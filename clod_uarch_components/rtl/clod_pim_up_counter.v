==> flow/design.v <==
module clod_pim_up_counter #(
  parameter max_count = 1024,
  parameter num_bits = 10
)
  (
    input i_clk,
    input i_reset,
    input i_enable,
    output logic [num_bits - 1:0] o_count
  );
  always_ff@(posedge i_clk or posedge i_reset) begin
    if (i_reset) begin
    	o_count <= '0;
    end
    else if (i_enable) begin
      if (o_count == max_count - 1) begin
      	o_count <= '0;
      end
      else begin
      	o_count <= o_count + 1;
      end
    end
  end
endmodule
## Reports on clod_pim_up_counter

Tool output for the design above, in the order of the flow.
Line numbers count from 1 in the design file above.
Operators: Yosys type, input widths -> output width; for muxes data width and select width s.
Cell names lack the library's common part.
Not given: -

- Design top: clod_pim_up_counter
- Clock: i_clk
- Library: sky130hd
- Library corner: tt_025C_1v80

## Word level

Yosys after proc, flatten, opt, wreduce and memory -nomap, before mapping. Enables and synchronous resets that opt folds into registers are not counted as muxes. Memory bits, and registers merged into a memory's read port (data or address), are not among the register bits. Print and check cells are not counted. Equal cells are merged and count once.

- Output and inout bits: 10
- Bits in registers: 10
- Bits of input ports: 3

- Add/subtract/negate cells: 1
- Muxes and demuxes: 1
- Equality and inequality tests: 1

Operators by type and width:

| cell | count |
|---|---|
| $add 10x1->10 const B | 1 |
| $eq 10x10->1 const B | 1 |
| $mux 10 | 1 |

## Depth

Yosys ltp: most cells in a row. Word level: on the elaborated netlist, between registers, memories and ports. Mapped: between sequential cells and ports; inverters and the memories' decode and read muxes count.

- Depth after elaboration: 2
- ABC_AREA: 0
- Mapped depth: 4
- Depth with buffers taken out: 4

## Mapped cells and area

The flow's flattened synthesis, as Yosys stat reports it; memories are mapped. The netlist is that of the ABC_AREA named above (0 if unset); the other value can give another one.
Totals and module areas in this step are rounded.

Cell types:

| cell | count | area in all (um^2) |
|---|---|---|
| dfrtp_1 | 10 | 250.24 |
| xor2_1 | 3 | 26.275 |
| nand4_1 | 4 | 25.024 |
| nand4_4 | 1 | 21.27 |
| nand3_1 | 4 | 20.019 |
| nand2_1 | 5 | 18.768 |
| xnor2_1 | 2 | 17.517 |
| nor3_1 | 3 | 15.014 |
| o21ai_0 | 3 | 15.014 |
| ha_1 | 1 | 12.512 |
| or3_1 | 2 | 12.512 |
| inv_1 | 3 | 11.261 |
| a211o_2 | 1 | 10.01 |
| a21oi_1 | 2 | 10.01 |
| o311ai_0 | 1 | 8.758 |
| a21o_1 | 1 | 7.507 |
| buf_4 | 1 | 7.507 |
| nor2_1 | 2 | 7.507 |

Not listed: further types 3, cells in them 3.

- Mapped area: 514 um^2
- Cells in the netlist: 52
- Flip-flops: 10

## Worst setup path after synthesis

OpenSTA on the mapped netlist: ideal clock, no wires. The path of least setup slack (recovery checks aside). Input and output delay are each 20% of the period. Register names are those of the netlist, which keeps one name where synthesis merged equal registers.

- Path kind: reg2reg
- Start: register o_count[1]
- End: register o_count[9]
- Arrival time: 1.215 ns
- Path delay: 1.333 ns
- Setup time: 0.118 ns
- Data required time: 1.252 ns
- Driving pins on the path: 5
- Launch time at the first pin: 0.000 ns
- Path buffers: 0
- Clock period: 1.37 ns
- Setup slack: 0.037 ns
- Synthesis period reached: 1.333 ns

"path delay" = arrival - input delay + setup time.
"driving pins on the path" counts driving pins, that of a launching flip-flop among them; a cell with two outputs on the path counts twice.
"synthesis period reached" = period - worst setup slack (recovery checks aside). The figure is calculated, with input and output delays left at 20% of the set period.
The rows between start and end are the longest chain of elaborated cells between them; the timing report does not say that the signal goes this way. Where chains are equally long, one stands for them.
A line is the first line of the expression or statement that the cell stems from. Yosys adds cells for indexed reads and writes and turns some case tables into memories.
A register here has more assigning lines than the two given.

- Path through: dfrtp_1 > ha_1 > nand2_1 > a211o_2 > a21o_1
- Cells in the longest elaborated chain: 2
- Elaborated cells on any way between the ends: 3
- Those cells by class: add/sub (1); eq/ne (1); mux (1)

Ends and longest elaborated chain, post-synthesis:

| item | line | text |
|---|---|---|
| start: declaration | 9 | `output logic [num_bits - 1:0] o_count` |
| start: assignment | 13 | `o_count <= '0;` |
| start: assignment | 20 | `o_count <= o_count + 1;` |
| $add 10x1->10 | 20 |  |
| $mux 10 | 16 | `if (o_count == max_count - 1) begin` |
| end: assignment | 17 | `o_count <= '0;` |
| end: assignment | 20 |  |
| end: declaration | 9 |  |

Lab notebook: clod_pim_up_counter

2 stored runs of clod_pim_up_counter in the flow (synthesis by Yosys, layout by OpenROAD, sky130hd cells), in arbitrary order. Constraints: input delay and output delay 20% of the set period each, output load 0.01 pF.

### Run 1

Settings: `period_ns=1.62`, `CORE_UTILIZATION=64`, `SETUP_SLACK_MARGIN=0.07`, `PLACE_DENSITY_LB_ADDON=0.07`, `HOLD_SLACK_MARGIN=0.04`, `CORE_ASPECT_RATIO=0.62`, `TNS_END_PERCENT=70`, `GPL_TIMING_DRIVEN=0`, `CAP_MARGIN=20`, `CORE_MARGIN=2`, `SLEW_MARGIN=20`

Incomplete, floorplanning halted on PDN-0185.

### Run 2

Settings: `period_ns=2.17`, `CORE_UTILIZATION=70`, `SETUP_SLACK_MARGIN=-0.09`, `PLACE_DENSITY_LB_ADDON=0.18`, `HOLD_SLACK_MARGIN=-0.07`, `CORE_ASPECT_RATIO=1.13`, `CORE_MARGIN=4`, `CELL_PAD_IN_SITES_DETAIL_PLACEMENT=2`, `GPL_TIMING_DRIVEN=0`, `CTS_CLUSTER_DIAMETER=319`, `CAP_MARGIN=25`, `SLEW_MARGIN=15`, `MAX_ROUTING_LAYER=met5`

Incomplete, floorplanning halted on PDN-0185.
